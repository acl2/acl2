==> flow/design.v <==
module alu16 (
  output [15:0] out,
  input [2:0] opcode,
  input [15:0] abus,
  input [15:0] bbus,
  input clk
);
  wire [15:0] abus1;
  wire [15:0] bbus1;
  flop #(16) aflop (.q(abus1), .d(abus), .clk(clk));
  flop #(16) bflop (.q(bbus1), .d(bbus), .clk(clk));
  wire [15:0] ans_plus   = abus1 + bbus1;
  wire [15:0] ans_minus  = abus1 - bbus1;
  wire [15:0] ans_bitand = abus1 & bbus1;
  wire [15:0] ans_bitor  = abus1 | bbus1;
  wire [15:0] ans_bitxor = abus1 ^ bbus1;
  wire [15:0] ans_min    = (abus1 < bbus1) ? abus1 : bbus1;
  wire [15:0] ans_mult   = abus1 * bbus1;
  wire [15:0] ans_count =
     abus1[0]  + abus1[1]  + abus1[2]  + abus1[3]
   + abus1[4]  + abus1[5]  + abus1[6]  + abus1[3]
   + abus1[8]  + abus1[9]  + abus1[10] + abus1[11]
   + abus1[12] + abus1[13] + abus1[14] + abus1[15];
  wire [15:0] ans;
  assign ans =
      (opcode == 3'd0)   ? ans_plus
    : (opcode == 3'd1)  ? ans_minus
    : (opcode == 3'd2) ? ans_bitand
    : (opcode == 3'd3)  ? ans_bitor
    : (opcode == 3'd4) ? ans_bitxor
    : (opcode == 3'd5)    ? ans_min
    : (opcode == 3'd6)  ? ans_count
    : 16'bx;
  flop #(16) outflop (.q(out), .d(ans), .clk(clk));
endmodule
module flop (q, d, clk);
  parameter width = 1;
  output reg [width-1:0] q;
  input [width-1:0] d;
  input clk;
  always @(posedge clk) q <= d;
endmodule  
Tool chain data of alu16
What the tools print for alu16, step after step.
Lines are those of the file above, counted from 1.
Library cell names are shortened.
{"block": "inputs", "top_module": "alu16", "clock_port": "clk", "cell_library": "sky130hd", "corner": "tt_025C_1v80"}

Word-level counts
Counts by Yosys on the flattened word-level netlist (proc, flatten, opt, wreduce; memories kept). Register bits leave out memories and registers merged into their read ports (data or address); mux counts leave out enables and synchronous resets folded into registers. Print and check cells are left out. Cells with the same type and inputs are merged into one.
{"block": "word_totals", "ff_bits": 48, "output_inout_bits": 16}
{"block": "op_classes", "n_addsub": 17, "n_cmp": 1, "eq_ne": 6, "n_mux": 8, "logic": 3, "reduce_and_logical": 1}
{"block": "op_table", "op": "2-to-1 mux 16 bit", "n": 8}
{"block": "op_table", "op": "adder 15 x 1 -> 16 bit", "n": 1}
{"block": "op_table", "op": "adder 16 bit", "n": 1}
{"block": "op_table", "op": "subtractor 16 bit", "n": 1}
{"block": "op_table", "op": "less-than comparator 16 bit", "n": 1}
{"block": "op_table", "op": "AND 16 bit", "n": 1}
{"block": "op_table", "op": "OR 16 bit", "n": 1}
{"block": "op_table", "op": "bitwise XOR 16 bit", "n": 1}
{"block": "op_table", "op": "adder 14 x 1 -> 15 bit", "n": 1}
{"block": "op_table", "op": "adder 13 x 1 -> 14 bit", "n": 1}
{"block": "op_table", "op": "adder 12 x 1 -> 13 bit", "n": 1}
{"block": "op_table", "op": "adder 11 x 1 -> 12 bit", "n": 1}
{"block": "op_table", "op": "adder 10 x 1 -> 11 bit", "n": 1}
{"block": "op_table", "op": "adder 9 x 1 -> 10 bit", "n": 1}
{"block": "op_table", "op": "== test 3 bit (second input constant)", "n": 3}
{"block": "op_table", "op": "adder 8 x 1 -> 9 bit", "n": 1}
{"block": "op_table", "op": "adder 7 x 1 -> 8 bit", "n": 1}
{"block": "op_table", "op": "adder 6 x 1 -> 7 bit", "n": 1}
{"block": "op_table", "op": "== test 3 x 2 -> 1 bit (second input constant)", "n": 2}
{"block": "op_table", "op": "adder 5 x 1 -> 6 bit", "n": 1}
{"block": "op_table", "op": "adder 4 x 1 -> 5 bit", "n": 1}
{"block": "op_table", "op": "adder 3 x 1 -> 4 bit", "n": 1}
{"block": "op_table", "op": "adder 2 x 1 -> 3 bit", "n": 1}
{"block": "op_table", "op": "== test 3 x 1 -> 1 bit (second input constant)", "n": 1}
{"block": "op_table", "op": "logical NOT 3 bit", "n": 1}
{"block": "op_table", "op": "adder 1 x 1 -> 2 bit", "n": 1}

Longest topological paths
Depth = most cells in a row (Yosys ltp): at word level without a register or memory, in the mapped netlist without a sequential cell, where the memories' decode and read muxes count.
{"block": "logic_depth", "depth_word": 22, "ABC_AREA": 0, "ltp_mapped": 15}

Netlist
Yosys stat after the flow's synthesis: flattened, memories mapped to cells. It holds for the ABC_AREA given above (unset counts as 0); a run with the other value may have another netlist.
{"block": "by_type", "cell": "dfxtp_1", "n": 48, "type_area_um2": 960.922}
{"block": "by_type", "cell": "ha_1", "n": 53, "type_area_um2": 663.136}
{"block": "by_type", "cell": "inv_1", "n": 59, "type_area_um2": 221.462}
{"block": "by_type", "cell": "fa_1", "n": 11, "type_area_um2": 220.211}
{"block": "by_type", "cell": "o21ai_0", "n": 36, "type_area_um2": 180.173}
{"block": "by_type", "cell": "nor2_1", "n": 47, "type_area_um2": 176.419}
{"block": "by_type", "cell": "a21oi_1", "n": 35, "type_area_um2": 175.168}
{"block": "by_type", "cell": "mux2i_1", "n": 12, "type_area_um2": 120.115}
{"block": "by_type", "cell": "nand2_1", "n": 30, "type_area_um2": 112.608}
{"block": "by_type", "cell": "xnor2_1", "n": 11, "type_area_um2": 96.342}
{"block": "by_type", "cell": "a21o_1", "n": 11, "type_area_um2": 82.579}
{"block": "by_type", "cell": "nor3_1", "n": 16, "type_area_um2": 80.077}
{"block": "by_type", "cell": "o211ai_1", "n": 10, "type_area_um2": 75.072}
{"block": "by_type", "cell": "clkbuf_1", "n": 19, "type_area_um2": 71.318}
{"block": "by_type", "cell": "nand3_1", "n": 14, "type_area_um2": 70.067}
{"block": "by_type", "cell": "a211oi_1", "n": 7, "type_area_um2": 52.55}
{"block": "by_type", "cell": "a31oi_1", "n": 7, "type_area_um2": 43.792}
{"block": "by_type", "cell": "or3_1", "n": 7, "type_area_um2": 43.792}
Other cell types: 44; their cells: 87.
{"block": "synth_totals", "stdcells": 520, "yosys_area_um2": 4149.0, "seq_area_um2": 960.9, "flip_flops": 48, "n_buf": 27}
The figures by module come from a second, unflattened synthesis with its own total; it is not the netlist above.
{"block": "unflattened", "hier_cells": 479, "area_unflattened_um2": 4023.9}
Each row is one instance without its submodules.
{"block": "by_module", "module": "alu16", "instances": 1, "n_cells": 431, "mod_area_um2": 3062.9, "mod_seq_area_um2": 0.0}
{"block": "by_module", "module": "flop #(width=16)", "instances": 3, "n_cells": 16, "mod_area_um2": 320.3, "mod_seq_area_um2": 320.3}

Path before layout
Path of least setup slack by OpenSTA after synthesis, without wires, with an ideal clock, recovery checks aside; 20% of the period is set as input and as output delay. Where synthesis merged equal registers, the netlist keeps one of their names.
{"block": "synth_timing", "path_type": "register to register", "from": "register aflop.q[0]", "to": "register outflop.q[4]", "period_ns": 4.17, "setup_ns": 0.070, "arrival_ns": 3.559, "t_required_ns": 4.100, "slack_ns": 0.541, "delay_ns": 3.629, "path_stages": 16, "n_path_buf": 0, "synth_period_reached_ns": 3.629}
"delay_ns" = arrival - input delay + setup time.
"path_stages": output pins that drive a net of the path, with the launching flip-flop's if there is one; two outputs of one cell count as two.
"synth_period_reached_ns" is the clock period less the worst setup slack; recovery checks do not enter. This is arithmetic on one report: input and output delays are still those of the set period (20% each).
The rows between start and end are the longest chain of elaborated cells between them; the timing report does not say that the signal goes this way. Where chains are equally long, one stands for them.
A line is the first line of the expression or statement that the cell stems from. Yosys adds cells for indexed reads and writes and turns some case tables into memories.
{"block": "synth_via", "cell_sequence": "dfxtp_1 -> fa_1 -> inv_1 -> fa_1 -> fa_1 -> fa_1 -> inv_1 -> ha_1 -> inv_1 -> fa_1 -> nor2b_1 -> o21ai_0 -> nand2_1 -> o311ai_0 -> o31a_1 -> a21oi_1", "elab_chain_cells": 22}
{"block": "synth_lines", "item": "start: declaration", "line": 38, "rtl": "output reg [width-1:0] q;"}
{"block": "synth_lines", "item": "start: assignment", "line": 41, "rtl": "always @(posedge clk) q <= d;"}
{"block": "synth_lines", "item": "adder 1 x 1 -> 2 bit", "line": 20, "rtl": "abus1[0]  + abus1[1]  + abus1[2]  + abus1[3]"}
{"block": "synth_lines", "item": "adder 2 x 1 -> 3 bit", "line": 20}
{"block": "synth_lines", "item": "adder 3 x 1 -> 4 bit", "line": 20}
{"block": "synth_lines", "item": "adder 4 x 1 -> 5 bit", "line": 20}
{"block": "synth_lines", "item": "adder 5 x 1 -> 6 bit", "line": 20}
{"block": "synth_lines", "item": "adder 6 x 1 -> 7 bit", "line": 20}
{"block": "synth_lines", "item": "adder 7 x 1 -> 8 bit", "line": 20}
{"block": "synth_lines", "item": "(+8 left out)"}
{"block": "synth_lines", "item": "2-to-1 mux 16 bit", "line": 32, "rtl": ": (opcode == 3'd6)  ? ans_count"}
{"block": "synth_lines", "item": "2-to-1 mux 16 bit", "line": 31, "rtl": ": (opcode == 3'd5)    ? ans_min"}
{"block": "synth_lines", "item": "2-to-1 mux 16 bit", "line": 30, "rtl": ": (opcode == 3'd4) ? ans_bitxor"}
{"block": "synth_lines", "item": "2-to-1 mux 16 bit", "line": 29, "rtl": ": (opcode == 3'd3)  ? ans_bitor"}
{"block": "synth_lines", "item": "2-to-1 mux 16 bit", "line": 28, "rtl": ": (opcode == 3'd2) ? ans_bitand"}
{"block": "synth_lines", "item": "2-to-1 mux 16 bit", "line": 27, "rtl": ": (opcode == 3'd1)  ? ans_minus"}
{"block": "synth_lines", "item": "2-to-1 mux 16 bit", "line": 26, "rtl": "(opcode == 3'd0)   ? ans_plus"}
{"block": "synth_lines", "item": "end: assignment", "line": 41}
{"block": "synth_lines", "item": "end: declaration", "line": 38}

Path in the finished layout
Path of least setup slack in the final report of entry A (OpenROAD, finished layout, wires in). Where an end is a register, its clock arrival counts in the times.
{"block": "layout_timing", "path_type": "register to register", "from": "register aflop.q[6]", "to": "register outflop.q[4]", "period_ns": 6.11, "setup_ns": 0.06, "arrival_ns": 4.07, "t_required_ns": 6.35, "slack_ns": 2.28, "path_stages": 16, "n_path_buf": 0}
The rows between start and end are the longest chain of elaborated cells between them; the timing report does not say that the signal goes this way. Where chains are equally long, one stands for them.
{"block": "layout_via", "cell_sequence": "dfxtp_1 -> fa_1 -> inv_1 -> fa_1 -> fa_1 -> fa_1 -> inv_1 -> ha_1 -> inv_1 -> fa_1 -> nor2b_1 -> o21ai_0 -> nand2_1 -> o311ai_0 -> o31a_1 -> a21oi_1", "elab_chain_cells": 17}
{"block": "layout_lines", "item": "start: declaration", "line": 38, "rtl": "output reg [width-1:0] q;"}
{"block": "layout_lines", "item": "start: assignment", "line": 41, "rtl": "always @(posedge clk) q <= d;"}
{"block": "layout_lines", "item": "adder 6 x 1 -> 7 bit", "line": 20, "rtl": "abus1[0]  + abus1[1]  + abus1[2]  + abus1[3]"}
{"block": "layout_lines", "item": "adder 7 x 1 -> 8 bit", "line": 20}
{"block": "layout_lines", "item": "adder 8 x 1 -> 9 bit", "line": 20}
{"block": "layout_lines", "item": "adder 9 x 1 -> 10 bit", "line": 20}
{"block": "layout_lines", "item": "adder 10 x 1 -> 11 bit", "line": 20}
{"block": "layout_lines", "item": "adder 11 x 1 -> 12 bit", "line": 20}
{"block": "layout_lines", "item": "adder 12 x 1 -> 13 bit", "line": 20}
{"block": "layout_lines", "item": "(+3 left out)"}
{"block": "layout_lines", "item": "2-to-1 mux 16 bit", "line": 32, "rtl": ": (opcode == 3'd6)  ? ans_count"}
{"block": "layout_lines", "item": "2-to-1 mux 16 bit", "line": 31, "rtl": ": (opcode == 3'd5)    ? ans_min"}
{"block": "layout_lines", "item": "2-to-1 mux 16 bit", "line": 30, "rtl": ": (opcode == 3'd4) ? ans_bitxor"}
{"block": "layout_lines", "item": "2-to-1 mux 16 bit", "line": 29, "rtl": ": (opcode == 3'd3)  ? ans_bitor"}
{"block": "layout_lines", "item": "2-to-1 mux 16 bit", "line": 28, "rtl": ": (opcode == 3'd2) ? ans_bitand"}
{"block": "layout_lines", "item": "2-to-1 mux 16 bit", "line": 27, "rtl": ": (opcode == 3'd1)  ? ans_minus"}
{"block": "layout_lines", "item": "2-to-1 mux 16 bit", "line": 26, "rtl": "(opcode == 3'd0)   ? ans_plus"}
{"block": "layout_lines", "item": "end: assignment", "line": 41}
{"block": "layout_lines", "item": "end: declaration", "line": 38}

Appendix: measured runs

2 stored runs of alu16 in the flow (synthesis by Yosys, layout by OpenROAD, sky130hd cells), in arbitrary order. Constraints: input delay and output delay 20% of the set period each, output load 0.01 pF.
"achieved_clock_period_ns" is the run's clock period less its worst setup slack. It is reckoned from that one timing run; input and output delays stay at 20% of the period that was set.
"worstPathTime_ns": the worst setup path's part of the clock period (all of it between registers, 20% less for each end at a port) less its slack. A launch clock that arrives late makes it longer, a capture clock that arrives late makes it shorter.
"total_power_w" rests on the timing tool's default activity at the inputs, not on a simulated workload.

Entry A
==> flow/run.sh <==
#!/bin/bash
# the make line also repeats the synthesis and layout settings of config.mk as NAME=value (left out here)
make -C /OpenROAD-flow-scripts/flow DESIGN_CONFIG=/design/flow/config.mk WORK_HOME=/design/flow/orfs CLKGATE_MAP_FILE= finish
==> flow/config.mk <==
export PLATFORM = sky130hd
export DESIGN_NAME = alu16
export DESIGN_NICKNAME = alu16
export VERILOG_FILES = /design/flow/design.v
export SDC_FILE = /design/flow/constraint.sdc
export NUM_CORES = 4
export LEC_CHECK = 0
export ABC_AREA = 0
export CAP_MARGIN = 20
export CELL_PAD_IN_SITES_DETAIL_PLACEMENT = 0
export CORE_MARGIN = 10
export CORE_UTILIZATION = 23
export GPL_TIMING_DRIVEN = 1
export HOLD_SLACK_MARGIN = -0.02
export PLACE_DENSITY = 0.94
export SETUP_SLACK_MARGIN = -0.57
export SLEW_MARGIN = 20
==> flow/constraint.sdc <==
create_clock -name core_clock -period 6.11 [get_ports {clk}]
set_input_delay 1.2220 -clock core_clock [delete_from_list [all_inputs] [get_ports {clk}]]
set_output_delay 1.2220 -clock core_clock [all_outputs]
set_load 0.01 [all_outputs]

==> results of entry A, as JSON <==
{
  "timing.setup.tns_ns": 0.000,
  "total_power_w": 0.001148,
  "achieved_clock_period_ns": 3.830,
  "setup_worst_slack_ns": 2.280,
  "worstPathTime_ns": 3.83,
  "critical_path_kind": "register to register",
  "final_cell_area_um2": 5024.8,
  "final_die_area_um2": 23811.6,
  "fin_util_pct": 28.2,
  "synthesis_area_um2": 4149.0,
  "final_hold_ws_ns": 0.593
}

Entry B
==> flow/run.sh <==
#!/bin/bash
# the make line also repeats the synthesis and layout settings of config.mk as NAME=value (left out here)
make -C /OpenROAD-flow-scripts/flow DESIGN_CONFIG=/design/flow/config.mk WORK_HOME=/design/flow/orfs CLKGATE_MAP_FILE= finish
==> flow/config.mk <==
export PLATFORM = sky130hd
export DESIGN_NAME = alu16
export DESIGN_NICKNAME = alu16
export VERILOG_FILES = /design/flow/design.v
export SDC_FILE = /design/flow/constraint.sdc
export NUM_CORES = 4
export LEC_CHECK = 0
export CAP_MARGIN = 10
export CELL_PAD_IN_SITES_DETAIL_PLACEMENT = 0
export CELL_PAD_IN_SITES_GLOBAL_PLACEMENT = 0
export CORE_MARGIN = 2
export CORE_UTILIZATION = 61
export CTS_CLUSTER_SIZE = 74
export GPL_ROUTABILITY_DRIVEN = 1
export MIN_ROUTING_LAYER = met1
export PLACE_DENSITY_LB_ADDON = 0.24
export SETUP_SLACK_MARGIN = 0.08
export SLEW_MARGIN = 20
==> flow/constraint.sdc <==
create_clock -name core_clock -period 3.72 [get_ports {clk}]
set_input_delay 0.7440 -clock core_clock [delete_from_list [all_inputs] [get_ports {clk}]]
set_output_delay 0.7440 -clock core_clock [all_outputs]
set_load 0.01 [all_outputs]

==> results of entry B, as JSON <==
{
  "timing.setup.tns_ns": -0.057,
  "total_power_w": 0.001906,
  "achieved_clock_period_ns": 3.777,
  "setup_worst_slack_ns": -0.057,
  "worstPathTime_ns": 3.78,
  "critical_path_kind": "register to register",
  "final_cell_area_um2": 4972.3,
  "final_die_area_um2": 7477.1,
  "fin_util_pct": 74.4,
  "synthesis_area_um2": 4149.0,
  "final_hold_ws_ns": 0.641
}
